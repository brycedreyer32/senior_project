==> flow/design.v <==
module calculate_delta (
    input               reset_n,         
    input               clock,           
    input               enable_calc,     
    input       [11:0]  target_angle,    
    input       [11:0]  current_angle,   
    output  reg         dir_shortest,    
    output  reg [11:0]  delta_angle,     
    output  reg         calc_updated     
);
localparam IDLE         = 4'd0;
localparam CALC_DELTA   = 4'd1;
localparam CALC_MIN     = 4'd2;
localparam REPORT       = 4'd3;
localparam UPDATED      = 4'd4;
reg   [3:0]     ps, ns;
reg   [1:0]     calc_cnt;
reg  [12:0]     calc1, calc2, calc3, calc4;
reg  [11:0]     delta_angle_int;
reg             dir_shortest_int;
always @(posedge clock or negedge reset_n) begin
    if(~reset_n) begin
        ps                      <= IDLE;
        calc1[12:0]             <= 13'b0;
        calc2[12:0]             <= 13'b0;
        calc3[12:0]             <= 13'b0;
        calc4[12:0]             <= 13'b0;
        calc_cnt[1:0]           <= 2'b0;
        delta_angle_int[11:0]   <= 12'b0;
        dir_shortest_int        <= 1'b0;
        delta_angle[11:0]       <= 12'b0;
        dir_shortest            <= 1'b0;
    end 
    else begin
        ps              <= ns;
        calc_updated    <= 1'b0;
        if(ps == CALC_DELTA) begin
            calc1[12:0] <= current_angle - target_angle;
            calc2[12:0] <= target_angle - current_angle;
            calc3[12:0] <= (4096 - target_angle) + current_angle;
            calc4[12:0] <= (4096 - current_angle) + target_angle;
        end
        else if(ps == CALC_MIN) begin
            case(calc_cnt[1:0])
                2'b00: begin
                    delta_angle_int         <= calc1[11:0];
                    dir_shortest_int        <= 1'b1;  
                end
                2'b01: begin
                    if(calc2[11:0] < delta_angle_int) begin
                        delta_angle_int     <= calc2[11:0];
                        dir_shortest_int    <= 1'b0;  
                    end
                end
                2'b10: begin
                    if(calc3[11:0] < delta_angle_int) begin
                        delta_angle_int     <= calc3[11:0];
                        dir_shortest_int    <= 1'b1;  
                    end
                end
                2'b11: begin
                    if(calc4[11:0] < delta_angle_int) begin
                        delta_angle_int     <= calc4[11:0];
                        dir_shortest_int    <= 1'b0;  
                    end
                end
            endcase
            calc_cnt[1:0] <= calc_cnt[1:0] + 2'b1;
        end
        else if(ps == REPORT) begin
            delta_angle[11:0]   <= delta_angle_int[11:0];
            dir_shortest        <= dir_shortest_int;
        end
        else if(ps == UPDATED) begin
            calc_updated        <= 1'b1;
        end
    end
end
always @(*) begin
    case(ps) 
        IDLE: begin
            if(enable_calc)
                ns = CALC_DELTA;
            else
                ns = IDLE;
        end
        CALC_DELTA: begin
            ns = CALC_MIN;
        end 
        CALC_MIN: begin
            if(calc_cnt[1:0] == 2'b11)
                ns = REPORT;
            else
                ns = CALC_MIN;
        end
        REPORT: begin
            ns = UPDATED;
        end
        UPDATED: begin
            ns = IDLE;
        end
        default: ns = IDLE;
    endcase
end
endmodule
module pid(
    input               reset_n,             
    input               clock,               
    input       [11:0]  target_angle,        
    input       [11:0]  current_angle,       
    input               pwm_enable,          
    input               pwm_done,            
    input               i2c_rd_done,         
    input               angle_update,        
    input               abort_angle,         
    input               enable_stall_chk,    
    output reg          stalled,             
    input       [7:0]   kp,                  
    input       [3:0]   ki,                  
    input       [3:0]   kd,                  
    output      [15:0]  debug_signals,  
    output reg          angle_done,          
    output reg          pwm_update,          
    output reg  [7:0]   pwm_ratio,           
    output              pwm_direction        
);
localparam          IDLE    = 2'b00;
localparam          ACCEL   = 2'b01;
localparam          CRUISE  = 2'b10;
localparam          DECEL   = 2'b11; 
reg     [1:0]       state;
reg     [5:0]       curr_step;
wire    [31:0]      proportional_error;              
wire    [31:0]      integral_error;                  
wire    [31:0]      derivative_error;                
reg     [15:0]      elapsed_time;                    
wire    [19:0]      delta_12p8;                      
reg     [19:0]      last_delta_12p8;                 
wire    [11:0]      delta_angle;                     
wire                calc_updated;                    
reg                 rd_done, i2c_rd_done_ff;         
wire    [15:0]      ratio_int;
assign delta_12p8   = delta_angle << 8;
assign debug_signals[15:0] = {7'b0, curr_step[5:0], pwm_direction, state[1:0]};
always @(negedge reset_n or posedge clock) begin
    if(~reset_n) begin
        angle_done          <= 1'b0; 
        pwm_update          <= 1'b0; 
        stalled             <= 1'b0; 
        elapsed_time        <= 16'b1;
        last_delta_12p8     <= 20'b0;
        rd_done             <= 1'b0;
        i2c_rd_done_ff      <= 1'b0;
        state               <= IDLE;
        curr_step           <= 6'b0;
        pwm_ratio           <= 8'b0;
    end
    else begin
        i2c_rd_done_ff  <= i2c_rd_done;
        rd_done         <= !i2c_rd_done_ff & i2c_rd_done; 
        case (state)
            IDLE: begin
                if(angle_update) begin
                    state       <= ACCEL;
                    angle_done  <= 1'b0;
                end
                pwm_update  <= 1'b0; 
                curr_step   <= 6'b0;
                pwm_ratio   <= 8'b0;
            end
            ACCEL: begin
                if(~pwm_enable)
                    state <= IDLE;
                pwm_update  <= 1'b1; 
                if(rd_done) begin
                    if(curr_step[5:3] <= 3'b111) begin
                        case(curr_step)
                            3'b000, 3'b001, 3'b010: pwm_ratio   <= ratio_int >> 8;
                            3'b011, 3'b100: pwm_ratio           <= ratio_int >> 7;
                            3'b101, 3'b110: pwm_ratio           <= ratio_int >> 6;
                            default:        pwm_ratio           <= ratio_int >> 5;   
                        endcase
                    end
                    if(curr_step[5:0] < 6'b111111) 
                        curr_step <= curr_step + 6'b1;    
                    else
                        state <= CRUISE;
                end
            end 
            CRUISE: begin
                if(~pwm_enable)
                    state <= IDLE;
                if(delta_angle < 12'd50)
                    state <= DECEL;
                pwm_ratio <= ratio_int >> 5;
            end 
            DECEL: begin
                if(~pwm_enable)
                    state <= IDLE;
                if(delta_angle < 12'd10) begin
                    state       <= IDLE;
                    angle_done  <= 1'b1;
                    pwm_ratio   <= ratio_int >> 8;
                end
                else 
                    pwm_ratio <= ratio_int >> 5;
            end 
            default: 
                state <= IDLE;
        endcase
        if (rd_done) begin
            elapsed_time            <= elapsed_time + 16'b1;
            last_delta_12p8         <= delta_12p8;
        end 
    end
end
assign proportional_error       = (kp << 4) * delta_12p8;
assign integral_error           = '0; 
assign derivative_error         = '0; 
assign ratio_int                = ((proportional_error + integral_error + derivative_error) >> 16); 
calculate_delta calc (
    .reset_n        (reset_n),      
    .clock          (clock),        
    .enable_calc    (rd_done),  
    .target_angle   (target_angle[11:0]), 
    .current_angle  (current_angle[11:0]),
    .dir_shortest   (pwm_direction), 
    .delta_angle    (delta_angle[11:0]),  
    .calc_updated   (calc_updated)
);
endmodule
# ---- Tool chain data of pid
# Tool output for the design above, in the order of the flow.
# Line numbers count from 1 in the design file above.
# Operators carry their Yosys type and port widths (W data, S select, Z words).
# Cell names lack the library's common part.
# A cell with -- has no value.
dict set report setup {
  top {pid}
  clock_port {clock}
  library {sky130hd}
  lib_corner {tt_025C_1v80}
}

# ---- Word level
# Source: Yosys, flattened and elaborated, memories not mapped. Widths are those after wreduce. Registers that Yosys merges into a memory's read port (data or address) are not register bits. Print and check cells do not count. Equal cells are merged and count once.
dict set report word_totals {
  regBits 100
  in_bits 48
  out_inout_bits 28
  elab_cells 108
}
dict set report op_classes {
  add_sub_neg 8
  multipliers 1
  n_cmp 7
  equal 23
  muxes 30
  logic 3
  n_reduce_logical 19
}
# operator count
set ops {}
lappend ops {{$mul A8 B12 Y20} 1}
lappend ops {{$pmux W12 S4} 1}
lappend ops {{$lt A12 B12 Y1} 3}
lappend ops {{$mux W12} 3}
lappend ops {{$pmux W8 S4} 1}
lappend ops {{$sub A1 B12 Y12 const A} 2}
lappend ops {{$add A12 B12 Y12} 2}
lappend ops {{$sub A12 B12 Y12} 2}
lappend ops {{$pmux W8 S3} 1}
lappend ops {{$mux W8} 3}
lappend ops {{$eq A6 B3 Y1 const B} 3}
lappend ops {{$pmux W4 S4} 1}
lappend ops {{$lt A12 B4 Y1 const B} 1}
lappend ops {{$lt A12 B6 Y1 const B} 1}
lappend ops {{$reduce_and A3 Y1} 4}
lappend ops {{$eq A6 B2 Y1 const B} 2}
lappend ops {{$pmux W6 S2} 1}
lappend ops {{$mux W6} 2}
lappend ops {{$mux W2} 6}
lappend ops {{$ne A2 B2 Y1 const B} 5}
lappend ops {{$eq A2 B2 Y1 const B} 4}
lappend ops {{$eq A4 B2 Y1 const B} 2}
lappend ops {{$reduce_bool A4 Y1} 2}
lappend ops {{$pmux W2 S4} 1}
lappend ops {{$mux W1} 7}
lappend ops {{$ne A2 B1 Y1 const B} 3}
lappend ops {{$add A6 B1 Y6 const B} 1}
lappend ops {{$eq A6 B1 Y1 const B} 1}
# Not listed: further kinds 18, cells in them 25.

# ---- Depth
# Longest topological path by Yosys (ltp), each cell counted once; first at word level (registers and memories cut), then after technology mapping (sequential cells cut; the memories' decode and read muxes count).
dict set report depth {
  depth_word 6
  abc_area 1
  depth_mapped 26
}

# ---- After synthesis
# Source: synth_stat.txt of the flow (Yosys; design flattened, memories mapped). It holds for the ABC_AREA given above (unset counts as 0); a run with the other value may have another netlist.
# The area totals of this step are shown rounded.
dict set report synth_totals {
  stdcells 1147
  synth_area_um2 8490
  flip_flops 76
}
# type count type_area_um2
set types {}
lappend types {dfrtp_1 75 1876.8}
lappend types {fa_1 61 1.22E+03}
lappend types {ha_1 89 1.11E+03}
lappend types {nand2_1 288 1.08E+03}
lappend types {inv_1 253 949.661}
lappend types {o21ai_0 59 295.283}
lappend types {nand3_1 49 245.235}
lappend types {a21oi_1 43 215.206}
lappend types {nor2_1 46 172.666}
lappend types {xor2_1 18 157.651}
lappend types {nand2_2 15 93.84}
lappend types {buf_4 12 90.086}
lappend types {clkbuf_1 24 90.086}
lappend types {nand3_2 8 80.077}
lappend types {a32oi_1 8 70.067}
lappend types {o21ai_1 13 65.062}
lappend types {a31oi_1 10 62.56}
lappend types {o21bai_1 7 52.55}
# Other cell types: 33; their cells: 69.

# ---- Worst setup path after synthesis
# Source: OpenSTA report_checks on the synthesized netlist (no wires, ideal clock, input and output delay 20% of the period each), path of least setup slack; recovery checks are left aside. Register names are those of the netlist, which keeps one name where synthesis merged equal registers.
dict set report synth_path {
  kind {input to register}
  from {input kp[7]}
  to {register pwm_ratio[5]}
  clock_period_ns 6.44
  setup_time_ns 0.119
  t_first_pin_ns 1.288
  arrival_ns 5.195
  t_required_ns 6.321
  path_slack_ns 1.126
  path_delay_ns 4.026
  path_stages 22
  synth_period_reached_ns 5.314
}
# "path_delay_ns" is the arrival time less input delay plus setup time.
# "path_stages": output pins that drive a net of the path, with the launching flip-flop's if there is one; two outputs of one cell count as two.
# "synth_period_reached_ns" = period - worst setup slack (recovery checks aside). The figure is calculated, with input and output delays left at 20% of the set period.
# Between the ends stands the longest chain of elaborated cells between them, by number of cells; it is not shown to be the way that was timed. Of several equally long chains one is given.
# A line is the first line of the expression or statement that the cell stems from. Yosys adds cells for indexed reads and writes and turns some case tables into memories.
# A register here has more assigning lines than the two given.
dict set report synth_between {
  cell_sequence {clkbuf_1 -> nand2_1 -> fa_1 -> fa_1 -> inv_1 -> fa_1 -> inv_1 -> fa_1 -> inv_1 -> ha_1 -> a21o_1 -> inv_1 -> nor2_1 -> nor2_1 -> nand2_2 -> nand2_2 -> nand3_1 -> and2_4 -> nand2_2 -> nand2_1 -> a21oi_1 -> nand2_1}
  elab_chain_cells 5
  cone_cells 6
  cone_lines 6
}
# element line
set synth_rtl {}
lappend synth_rtl {{from (decl)} 118} ;# input       [7:0]   kp,
lappend synth_rtl {{$mul A8 B12 Y20} 217} ;# assign proportional_error       = (kp << 4) * delta_12p8;
lappend synth_rtl {{$pmux W8 S3} 177} ;# case(curr_step)
lappend synth_rtl {{$mux W8} 176} ;# if(curr_step[5:3] <= 3'b111) begin
lappend synth_rtl {{$mux W8} 175} ;# if(rd_done) begin
lappend synth_rtl {{$pmux W8 S4} 161} ;# case (state)
lappend synth_rtl {{to (assign)} 178} ;# 3'b000, 3'b001, 3'b010: pwm_ratio   <= ratio_int >> 8;
lappend synth_rtl {{to (assign)} 179} ;# 3'b011, 3'b100: pwm_ratio           <= ratio_int >> 7;
lappend synth_rtl {{to (decl)} 124} ;# output reg  [7:0]   pwm_ratio,

# ---- Path in the finished layout
# From the final timing report of record 1: the path of least setup slack in the routed layout; clock arrival at registers is part of the times.
dict set report layout_path {
  kind {input to register}
  from {input kp[5]}
  to {register pwm_ratio[1]}
  clock_period_ns 3.51
  setup_time_ns 0.11
  t_first_pin_ns 0.70
  arrival_ns 4.51
  t_required_ns 3.75
  path_slack_ns -0.76
  path_stages 23
}
# Between the ends stands the longest chain of elaborated cells between them, by number of cells; it is not shown to be the way that was timed. Of several equally long chains one is given.
# A register here has more assigning lines than the two given.
dict set report layout_between {
  cell_sequence {buf_12 -> buf_12 -> nand2_4 -> fa_1 -> fa_1 -> inv_2 -> fa_1 -> inv_1 -> fa_1 -> inv_2 -> ha_4 -> a21o_1 -> inv_1 -> nor2_1 -> nor2_1 -> nand2_2 -> buf_4 -> xor2_4 -> nand2_1 -> nand2_1 -> nand3b_1 -> nand2_1 -> nand2_1}
  elab_chain_cells 5
  cone_cells 6
  cone_lines 6
}
# element line
set layout_rtl {}
lappend layout_rtl {{from (decl)} 118} ;# input       [7:0]   kp,
lappend layout_rtl {{$mul A8 B12 Y20} 217} ;# assign proportional_error       = (kp << 4) * delta_12p8;
lappend layout_rtl {{$pmux W8 S3} 177} ;# case(curr_step)
lappend layout_rtl {{$mux W8} 176} ;# if(curr_step[5:3] <= 3'b111) begin
lappend layout_rtl {{$mux W8} 175} ;# if(rd_done) begin
lappend layout_rtl {{$pmux W8 S4} 161} ;# case (state)
lappend layout_rtl {{to (assign)} 178} ;# 3'b000, 3'b001, 3'b010: pwm_ratio   <= ratio_int >> 8;
lappend layout_rtl {{to (assign)} 179} ;# 3'b011, 3'b100: pwm_ratio           <= ratio_int >> 7;
lappend layout_rtl {{to (decl)} 124} ;# output reg  [7:0]   pwm_ratio,

Wiki page: pid / flow data

pid through Yosys and OpenROAD on sky130hd: 2 stored runs, unordered, with their settings and measured results. The constraints put input and output delay at 20% of the set period each and load the outputs with 0.01 pF.
"clock_period_reached_ns" is the run's clock period less its worst setup slack. It is reckoned from that one timing run; input and output delays stay at 20% of the period that was set.
The results are shown rounded.

# record 1
==> flow/run.sh <==
#!/bin/bash
# the make line also repeats the synthesis and layout settings of config.mk as NAME=value (left out here)
make -C /OpenROAD-flow-scripts/flow DESIGN_CONFIG=/design/flow/config.mk WORK_HOME=/design/flow/orfs CLKGATE_MAP_FILE= finish
==> flow/config.mk <==
export PLATFORM = sky130hd
export DESIGN_NAME = pid
export DESIGN_NICKNAME = pid
export VERILOG_FILES = /design/flow/design.v
export SDC_FILE = /design/flow/constraint.sdc
export NUM_CORES = 4
export LEC_CHECK = 0
export ABC_AREA = 1
export CAP_MARGIN = 0
export CELL_PAD_IN_SITES_GLOBAL_PLACEMENT = 0
export CORE_ASPECT_RATIO = 1.16
export CORE_MARGIN = 2
export CORE_UTILIZATION = 30
export CTS_CLUSTER_SIZE = 60
export MIN_ROUTING_LAYER = met1
export PLACE_DENSITY_LB_ADDON = 0.27
export SLEW_MARGIN = 20
export TNS_END_PERCENT = 65
==> flow/constraint.sdc <==
create_clock -name core_clock -period 3.51 [get_ports {clock}]
set_input_delay 0.7020 -clock core_clock [delete_from_list [all_inputs] [get_ports {clock}]]
set_output_delay 0.7020 -clock core_clock [all_outputs]
set_load 0.01 [all_outputs]

==> record 1: results <==
synth_area_um2=8490
die_um2=29700
fin_util_pct=38.8
ws_setup_ns=-0.759
hold_worst_slack_ns=0.382
clock_period_reached_ns=4.269

# record 2
==> flow/run.sh <==
#!/bin/bash
# the make line also repeats the synthesis and layout settings of config.mk as NAME=value (left out here)
make -C /OpenROAD-flow-scripts/flow DESIGN_CONFIG=/design/flow/config.mk WORK_HOME=/design/flow/orfs CLKGATE_MAP_FILE= finish
==> flow/config.mk <==
export PLATFORM = sky130hd
export DESIGN_NAME = pid
export DESIGN_NICKNAME = pid
export VERILOG_FILES = /design/flow/design.v
export SDC_FILE = /design/flow/constraint.sdc
export NUM_CORES = 4
export LEC_CHECK = 0
export CAP_MARGIN = 20
export CORE_MARGIN = 2
export CORE_UTILIZATION = 62
export SLEW_MARGIN = 20
==> flow/constraint.sdc <==
create_clock -name core_clock -period 6.12 [get_ports {clock}]
set_input_delay 1.2240 -clock core_clock [delete_from_list [all_inputs] [get_ports {clock}]]
set_output_delay 1.2240 -clock core_clock [all_outputs]
set_load 0.01 [all_outputs]

==> record 2: results <==
synth_area_um2=8130
die_um2=14000
fin_util_pct=73.4
ws_setup_ns=0.504
hold_worst_slack_ns=0.387
clock_period_reached_ns=5.616
