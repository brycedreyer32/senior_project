==> flow/design.v <==
module pwm 
(
    input       reset_n,     
    input       clock,       
    input       pwm_enable,  
    input [7:0] pwm_ratio,   
    input       pwm_update,  
    output reg  pwm_done,    
    output reg  pwm_signal   
);
reg [7:0]   pwm_counter;
reg [7:0]   pwm_target;
reg         pwm_en_sync;
always @( posedge clock or negedge reset_n ) begin
    if( ~reset_n ) begin
        pwm_counter <= 8'h0;
        pwm_target  <= 8'h0;
        pwm_done    <= 1'b0;
        pwm_signal  <= 1'b0;
        pwm_en_sync <= 1'b0;
    end
    else begin
        if(pwm_en_sync) begin
            pwm_counter <= pwm_counter + 8'h1;
            if(pwm_counter[7:0] == 8'h0) begin
                if(!pwm_enable)
                    pwm_en_sync <= 1'b0;
                if(pwm_update) begin
                    pwm_target <= pwm_ratio;
                    pwm_done   <= 1'b1;
                end                
            end
            else if(pwm_counter[7:0] < pwm_target[7:0]) begin
                pwm_signal <= 1'b1;
                pwm_done   <= 1'b0;
            end
            else begin
                pwm_signal <= 1'b0;
                pwm_done   <= 1'b0;
            end
        end
        else 
            pwm_en_sync <= pwm_enable;
    end
end
endmodule
module servo_ctrl 
(
    input       reset_n,             
    input       clock,               
    input       pwm_enable,          
    input [7:0] start_pwm_ratio,     
    input [7:0] target_pwm_ratio,    
    output      pwm_signal           
);
localparam IDLE             = 3'd0;
localparam GO_TO_START      = 3'd1;
localparam CALCULATE_DELTA  = 3'd2;
localparam ACCELERATE       = 3'd3;
localparam CRUISE           = 3'd4;
localparam DECELERATE       = 3'd5;
localparam HOLD             = 3'd6;
wire    [7:0]   pwm_ratio;            
wire    [7:0]   linear_profile       [7:0];
reg     [7:0]   adjusted_pwm_ratio;
wire            pwm_done;
reg     [2:0]   curr_step;
reg     [7:0]   curr_pwm_ratio;
reg     [7:0]   profile_delay;
reg     [2:0]   state;
reg             accel_flag;
reg             direction;
reg             pwm_done_ff, pwm_done_went_high;
assign linear_profile[0][7:0]  = 8'd65;
assign linear_profile[1][7:0]  = 8'd48;
assign linear_profile[2][7:0]  = 8'd33;
assign linear_profile[3][7:0]  = 8'd21;
assign linear_profile[4][7:0]  = 8'd12;
assign linear_profile[5][7:0]  = 8'd6;
assign linear_profile[6][7:0]  = 8'd3;
assign linear_profile[7][7:0]  = 8'd2;
always @( posedge clock or negedge reset_n ) begin
    if( ~reset_n ) begin
        curr_step           <= 3'h0;
        curr_pwm_ratio      <= 8'h0;
        profile_delay       <= 8'h0;
        accel_flag          <= 1'b0;
        direction           <= 1'b0;
        state               <= IDLE;
        pwm_done_ff         <= 1'b0;
        pwm_done_went_high  <= 1'b0;        
    end
    else begin
        pwm_done_ff         <= pwm_done;
        pwm_done_went_high  <= ~pwm_done_ff & pwm_done;
        case(state)
            IDLE: begin
                if(pwm_enable) begin
                    curr_pwm_ratio      <= start_pwm_ratio;
                    state               <= GO_TO_START;
                    if(target_pwm_ratio == 8'h0)
                        adjusted_pwm_ratio  <= start_pwm_ratio;
                    else
                        adjusted_pwm_ratio  <= target_pwm_ratio;
                end
            end
            GO_TO_START: begin
                if(profile_delay[7:0] == 8'h20) begin
                    state           <= CALCULATE_DELTA;
                    profile_delay   <= 8'h0;
                end
                else begin
                    if( pwm_done_went_high == 1'b1 ) 
                        profile_delay   <= profile_delay + 8'h1;
                end
            end
            CALCULATE_DELTA: begin
                if(adjusted_pwm_ratio > curr_pwm_ratio) begin
                    direction       <= 1'b1;
                    if(adjusted_pwm_ratio - curr_pwm_ratio > 8'd16) begin
                        state       <= ACCELERATE;
                        accel_flag  <= 1'b1;
                    end
                    else begin
                        state       <= CRUISE;
                        accel_flag  <= 1'b0;
                    end
                end
                else if(adjusted_pwm_ratio <= curr_pwm_ratio) begin
                    direction       <= 1'b0;
                    if(curr_pwm_ratio - adjusted_pwm_ratio > 8'd16) begin
                        state       <= ACCELERATE;
                        accel_flag  <= 1'b1;
                    end
                    else begin
                        state       <= CRUISE;
                        accel_flag  <= 1'b0;
                    end
                end
            end
            ACCELERATE: begin
                if(curr_step < 3'h7) begin
                    if( pwm_done_went_high == 1'b1 ) begin
                        if(profile_delay[7:0] == linear_profile[curr_step]) begin
                            curr_step       <= curr_step + 3'h1;
                            profile_delay   <= 8'h0;
                            if(direction) begin
                                curr_pwm_ratio <= curr_pwm_ratio + 8'h1;
                            end
                            else begin
                                curr_pwm_ratio <= curr_pwm_ratio - 8'h1;
                            end
                        end
                        else begin
                            profile_delay   <= profile_delay + 8'h1;
                        end
                    end
                end
                else begin
                    state           <= CRUISE;
                    profile_delay   <= 8'h0;
                end
            end
            CRUISE: begin
                if(accel_flag) begin
                    if( pwm_done_went_high == 1'b1 ) begin
                        if(profile_delay[7:0] == linear_profile[7]) begin
                            if(direction == 1'b0) begin
                                if(curr_pwm_ratio - adjusted_pwm_ratio < 8) begin
                                    state           <= DECELERATE;
                                    profile_delay   <= 8'h0;
                                    curr_step       <= 3'h6;
                                end 
                                else begin
                                    curr_pwm_ratio  <= curr_pwm_ratio - 8'h1;
                                    profile_delay   <= 8'h0;
                                end
                            end
                            else begin
                                if(adjusted_pwm_ratio - curr_pwm_ratio < 8) begin
                                    state           <= DECELERATE;
                                    profile_delay   <= 8'h0;
                                    curr_step       <= 3'h6;
                                end 
                                else begin
                                    curr_pwm_ratio  <= curr_pwm_ratio + 8'h1;
                                    profile_delay   <= 8'h0;
                                end
                            end
                        end
                        else begin
                            profile_delay   <= profile_delay + 8'h1;
                        end
                    end
                end
                else begin
                    if(curr_pwm_ratio == adjusted_pwm_ratio) begin
                        state           <= HOLD;
                    end
                    else begin
                        if( pwm_done_went_high == 1'b1 ) begin
                            if(profile_delay[7:0] == linear_profile[7]) begin
                                if(direction == 1'b0)
                                    curr_pwm_ratio  <= curr_pwm_ratio - 8'h1;
                                else 
                                    curr_pwm_ratio  <= curr_pwm_ratio + 8'h1;
                                profile_delay   <= 8'h0;
                            end
                            else begin
                                profile_delay       <= profile_delay + 8'h1;
                            end
                        end
                    end
                end
            end
            DECELERATE: begin
                if(curr_step > 3'h0) begin
                    if( pwm_done_went_high == 1'b1 ) begin
                        if(profile_delay[7:0] == linear_profile[curr_step]) begin
                            curr_step       <= curr_step - 3'h1;
                            profile_delay   <= 8'h0;
                            if(direction) begin
                                curr_pwm_ratio <= curr_pwm_ratio + 8'h1;
                            end
                            else begin
                                curr_pwm_ratio <= curr_pwm_ratio - 8'h1;
                            end
                        end
                        else begin
                            profile_delay   <= profile_delay + 8'h1;
                        end
                    end
                end
                else begin
                    state           <= HOLD;
                    profile_delay   <= 8'h0;
                end
            end
            HOLD: begin
                profile_delay   <= 8'h0;
                if(pwm_enable == 1'b0) begin
                    state <= IDLE;
                end
                else begin
                    if(target_pwm_ratio == 8'h0)
                        adjusted_pwm_ratio  <= start_pwm_ratio;
                    else
                        adjusted_pwm_ratio  <= target_pwm_ratio;  
                    if(curr_pwm_ratio != adjusted_pwm_ratio) begin
                        state <= CALCULATE_DELTA;
                    end
                end
            end
            default: begin
                state <= IDLE;
            end
        endcase
    end
end
pwm servo_pwm(
    .reset_n                (reset_n),
    .clock                  (clock),
    .pwm_enable             (pwm_enable),
    .pwm_ratio              (curr_pwm_ratio[7:0]),
    .pwm_update             (1'b1),
    .pwm_done               (pwm_done),
    .pwm_signal             (pwm_signal)
);
endmodule
## Reports on servo_ctrl

Tool output for the design above, in the order of the flow.
Line numbers count from 1 in the design file above.
Operators carry their Yosys type and port widths (W data, S select, Z words).
A cell with - has no value.

| set-up | value |
|---|---|
| top module | servo_ctrl |
| clock | clock |
| cell library | sky130hd |
| library corner | tt_025C_1v80 |

## Word level

Counts by Yosys on the flattened word-level netlist (proc, flatten, opt, wreduce; memories kept). Register bits leave out memories and registers merged into their read ports (data or address). Print and check cells are left out.

| storage and ports | value |
|---|---|
| bits in registers | 53 |
| bits of input ports | 19 |
| output and inout port bits | 1 |
| word-level cells | 184 |

| operators by class | value |
|---|---|
| add/sub/neg operators | 10 |
| order comparisons | 9 |
| eq/ne operators | 48 |
| mux-type cells | 82 |
| bitwise operators | 3 |
| reductions and logical operators | 18 |

Operator list:

| cell | number |
|---|---|
| $mux W8 | 37 |
| $mux W3 | 29 |
| $lt A32 B4 Y1 const B | 2 |
| $pmux W8 S8 | 1 |
| $pmux W8 S5 | 1 |
| $ne A3 B3 Y1 const B | 11 |
| $pmux W8 S4 | 1 |
| $ne A2 B2 Y1 const B | 13 |
| $add A8 B1 Y8 const B | 3 |
| $eq A8 B8 Y1 | 3 |
| $eq A3 B3 Y1 const B | 7 |
| $pmux W3 S7 | 1 |
| $sub A8 B8 Y9 | 2 |
| $ne A4 B4 Y1 const B | 4 |
| $gt A8 B5 Y1 const B | 2 |
| $sub A8 B8 Y8 | 2 |
| $logic_not A8 Y1 | 2 |
| $reduce_and A13 Y1 | 1 |
| $reduce_and A12 Y1 | 1 |
| $eq A3 B2 Y1 const B | 4 |
| $reduce_and A11 Y1 | 1 |
| $mux W1 | 11 |
| $pmux W3 S3 | 1 |
| $sub A8 B1 Y8 const B | 1 |
| $eq A8 B2 Y1 const B | 1 |
| $eq A8 B6 Y1 const B | 1 |
| $gt A8 B8 Y1 | 1 |
| $le A8 B8 Y1 | 1 |

Other operator kinds: 19; their cells: 25.

## Logic depth

Depth = most cells in a row (Yosys ltp): at word level without a register or memory, in the mapped netlist without a sequential cell, where the memories' decode and read muxes count.

| depth | value |
|---|---|
| depth in word-level cells | 10 |
| ABC_AREA | 0 |
| gate-level depth with buffers | 13 |
| depth with buffers taken out | 12 |

## Mapped cells and area

Yosys stat after the flow's synthesis: flattened, memories mapped to cells. It holds for the ABC_AREA given above (unset counts as 0); a run with the other value may have another netlist.
Totals and module areas in this step are rounded.

| synthesis totals | value |
|---|---|
| mapped cells | 490 |
| mapped area | 4320 um^2 |
| area of sequential cells | 1470 um^2 |
| flip-flop cells | 57 |
| buffer cells | 24 |

Cell types:

| type | number | area in all (um^2) |
|---|---|---|
| sky130_fd_sc_hd__dfrtp_1 | 48 | 1.2E+03 |
| sky130_fd_sc_hd__ha_1 | 40 | 500.48 |
| sky130_fd_sc_hd__edfxtp_1 | 8 | 240.23 |
| sky130_fd_sc_hd__nand2_1 | 51 | 191.434 |
| sky130_fd_sc_hd__o21ai_0 | 37 | 185.178 |
| sky130_fd_sc_hd__a21oi_1 | 30 | 150.144 |
| sky130_fd_sc_hd__inv_1 | 38 | 142.637 |
| sky130_fd_sc_hd__a21o_1 | 18 | 135.13 |
| sky130_fd_sc_hd__xnor2_1 | 12 | 105.101 |
| sky130_fd_sc_hd__xor2_1 | 11 | 96.342 |
| sky130_fd_sc_hd__nor2_1 | 25 | 93.84 |
| sky130_fd_sc_hd__nor2b_1 | 12 | 75.072 |
| sky130_fd_sc_hd__nand3_1 | 13 | 65.062 |
| sky130_fd_sc_hd__nand4_1 | 9 | 56.304 |
| sky130_fd_sc_hd__nand2b_1 | 8 | 50.048 |
| sky130_fd_sc_hd__a211oi_1 | 6 | 45.043 |
| sky130_fd_sc_hd__a31oi_1 | 7 | 43.792 |
| sky130_fd_sc_hd__buf_2 | 8 | 40.038 |

Not listed: further types 51, cells in them 109.
By module: a second synthesis without flattening, with its own total; a netlist apart from the flattened one above.

| unflattened totals | value |
|---|---|
| cells (unflattened synthesis) | 467 |
| area (unflattened synthesis) | 4300 um^2 |

Each row is one instance without its submodules.

By module:

| module | times used | cells | area (um^2) | seq. area (um^2) |
|---|---|---|---|---|
| servo_ctrl | 1 | 382 | 3340 | 992 |
| pwm | 1 | 85 | 967 | 475 |

## Timing after synthesis

Source: OpenSTA report_checks on the synthesized netlist (no wires, ideal clock, input and output delay 20% of the period each), path of least setup slack; recovery checks are left aside. Register names are those of the netlist, which keeps one name where synthesis merged equal registers.

| path after synthesis | value |
|---|---|
| path type | reg-to-reg |
| start point | register curr_step[1] |
| end point | register curr_pwm_ratio[1] |
| period | 3.13 ns |
| library setup time | 0.136 ns |
| launch time at the first pin | 0.000 ns |
| data arrival time | 2.559 ns |
| required time | 2.994 ns |
| slack | 0.435 ns |
| delay of the path | 2.695 ns |
| driving pins on the path | 13 |
| path buffers | 2 |
| period reached after synthesis | 2.695 ns |

"delay of the path" = arrival - input delay + setup time.
"driving pins on the path" counts driving pins, that of a launching flip-flop among them; a cell with two outputs on the path counts twice.
"period reached after synthesis" is the clock period less the worst setup slack; recovery checks do not enter. This is arithmetic on one report: input and output delays are still those of the set period (20% each).
The rows between start and end are the longest chain of elaborated cells between them; the timing report does not say that the signal goes this way. Where chains are equally long, one stands for them.
Each line given opens the expression or statement behind the cell; cells for indexed reads and writes are added by Yosys, which also makes memories of some case tables.
A register here has more assigning lines than the two given.

| between the ends, after synthesis | value |
|---|---|
| cell sequence | sky130_fd_sc_hd__dfrtp_1 > sky130_fd_sc_hd__buf_4 > sky130_fd_sc_hd__inv_1 > sky130_fd_sc_hd__ha_1 > sky130_fd_sc_hd__buf_2 > sky130_fd_sc_hd__or3_1 > sky130_fd_sc_hd__a211o_1 > sky130_fd_sc_hd__a22oi_4 > sky130_fd_sc_hd__nand2_2 > sky130_fd_sc_hd__a2111oi_4 > sky130_fd_sc_hd__nor2_1 > sky130_fd_sc_hd__a21oi_4 > sky130_fd_sc_hd__a31oi_1 |
| length of the longest elaborated chain | 10 |
| elaborated cells on any way between the ends | 30 |
| those cells by class | compare: 2; eq/ne: 13; mux: 13; reduce/logical: 2 |

RTL lines, path after synthesis:

| what | line | text |
|---|---|---|
| from (decl) | 67 | `reg     [2:0]   curr_step;` |
| from (assign) | 145 | `curr_step       <= curr_step + 3'h1;` |
| from (assign) | 220 | `curr_step       <= curr_step - 3'h1;` |
| $eq A3 B3 Y1 | 219 | `if(profile_delay[7:0] == linear_profile[curr_step]) begin` |
| $pmux W8 S8 | 219 |  |
| $mux W8 | 218 | `if( pwm_done_went_high == 1'b1 ) begin` |
| $mux W8 | 217 | `if(curr_step > 3'h0) begin` |
| $mux W8 | 96 | `case(state)` |
| $eq A8 B8 Y1 | 219 |  |
| $mux W8 | 219 |  |
| $mux W8 | 218 |  |
| $mux W8 | 217 |  |
| $pmux W8 S4 | 96 |  |
| to (assign) | 99 | `curr_pwm_ratio      <= start_pwm_ratio;` |
| to (assign) | 148 | `curr_pwm_ratio <= curr_pwm_ratio + 8'h1;` |
| to (decl) | 68 | `reg     [7:0]   curr_pwm_ratio;` |

## Worst path after layout

Path of least setup slack in the final report of flow run 2 (OpenROAD, finished layout, wires in). Where an end is a register, its clock arrival counts in the times.

| path after layout | value |
|---|---|
| path type | reg-to-reg |
| start point | register adjusted_pwm_ratio[0] |
| end point | register curr_step[2] |
| period | 2.26 ns |
| library setup time | 0.08 ns |
| launch time at the first pin | 0.33 ns |
| data arrival time | 2.92 ns |
| required time | 2.50 ns |
| slack | -0.41 ns |
| driving pins on the path | 14 |
| path buffers | 1 |

The rows between start and end are the longest chain of elaborated cells between them; the timing report does not say that the signal goes this way. Where chains are equally long, one stands for them.
A register here has more assigning lines than the two given.

| between the ends, after layout | value |
|---|---|
| cell sequence | sky130_fd_sc_hd__edfxtp_1 > sky130_fd_sc_hd__inv_1 > sky130_fd_sc_hd__ha_2 > sky130_fd_sc_hd__inv_2 > sky130_fd_sc_hd__fa_2 > sky130_fd_sc_hd__a21o_1 > sky130_fd_sc_hd__a221oi_2 > sky130_fd_sc_hd__xnor2_1 > sky130_fd_sc_hd__a221oi_2 > sky130_fd_sc_hd__nand3_2 > sky130_fd_sc_hd__buf_6 > sky130_fd_sc_hd__a31oi_4 > sky130_fd_sc_hd__a21oi_2 > sky130_fd_sc_hd__a31oi_1 |
| length of the longest elaborated chain | 8 |
| elaborated cells on any way between the ends | 14 |
| RTL lines with such cells | 7 |
| those cells by class | add/sub: 2; compare: 2; eq/ne: 2; mux: 7; reduce/logical: 1 |

RTL lines, path after layout:

| what | line | text |
|---|---|---|
| from (decl) | 65 | `reg     [7:0]   adjusted_pwm_ratio;` |
| from (assign) | 102 | `adjusted_pwm_ratio  <= start_pwm_ratio;` |
| from (assign) | 104 |  |
| $sub A8 B8 Y9 | 169 | `if(curr_pwm_ratio - adjusted_pwm_ratio < 8) begin` |
| $lt A32 B4 Y1 | 169 |  |
| $mux W3 | 169 |  |
| $mux W3 | 168 | `if(direction == 1'b0) begin` |
| $mux W3 | 167 | `if(profile_delay[7:0] == linear_profile[7]) begin` |
| $mux W3 | 166 | `if( pwm_done_went_high == 1'b1 ) begin` |
| $mux W3 | 165 | `if(accel_flag) begin` |
| $pmux W3 S3 | 96 | `case(state)` |
| to (assign) | 145 | `curr_step       <= curr_step + 3'h1;` |
| to (assign) | 220 | `curr_step       <= curr_step - 3'h1;` |
| to (decl) | 67 | `reg     [2:0]   curr_step;` |

==> runs of servo_ctrl <==
Measured results for servo_ctrl: 2 stored runs of the Yosys and OpenROAD flow on sky130hd. The settings differ; the order carries no meaning. The constraints put input and output delay at 20% of the set period each and load the outputs with 0.01 pF.
By "critical path time" is meant the share of the clock period that the worst setup path is allowed (20% is reserved at inputs, 20% at outputs), minus its slack. Clock arrival times at its registers enter into it.
By "power consumption" is meant OpenSTA's value without simulated activity: inputs other than the clock are taken to toggle once in ten clock periods, and the tool carries that through the logic.
Results are given in rounded form.
Settings: - = not set for that run.
A result given as - is not shown for that run.

| item | flow run 1 | flow run 2 |
|---|---|---|
| period_ns | 3.41 | 2.26 |
| CORE_UTILIZATION | 53 | 21 |
| PLACE_DENSITY_LB_ADDON | 0.09 | 0.27 |
| CORE_ASPECT_RATIO | 1.82 | - |
| CORE_MARGIN | 5 | 4 |
| CELL_PAD_IN_SITES_DETAIL_PLACEMENT | 2 | - |
| TNS_END_PERCENT | 65 | - |
| CTS_CLUSTER_SIZE | 15 | 65 |
| MIN_ROUTING_LAYER | met2 | - |
| MAX_ROUTING_LAYER | met4 | - |
| CAP_MARGIN | 20 | 0 |
| SLEW_MARGIN | 20 | 20 |
| HOLD_SLACK_MARGIN | - | 0.2 |
| ABC_AREA | - | 0 |
| CTS_CLUSTER_DIAMETER | - | 210 |
| chip area after synthesis (Yosys) (um^2) | - | 4320 |
| summed negative setup slack (ns) | - | -7.12 |
| critical path time (ns) | - | 2.67 |
| worst setup path kind | - | reg-to-reg |
| standard-cell area after layout (um^2) | - | 6090 |
| die outline area (um^2) | - | 23000 |
| power consumption (mW) | - | 6.77 |
| lowest setup slack (ns) | - | -0.413 |

Flow run 1: no final report: placement broke off with DPL-0033
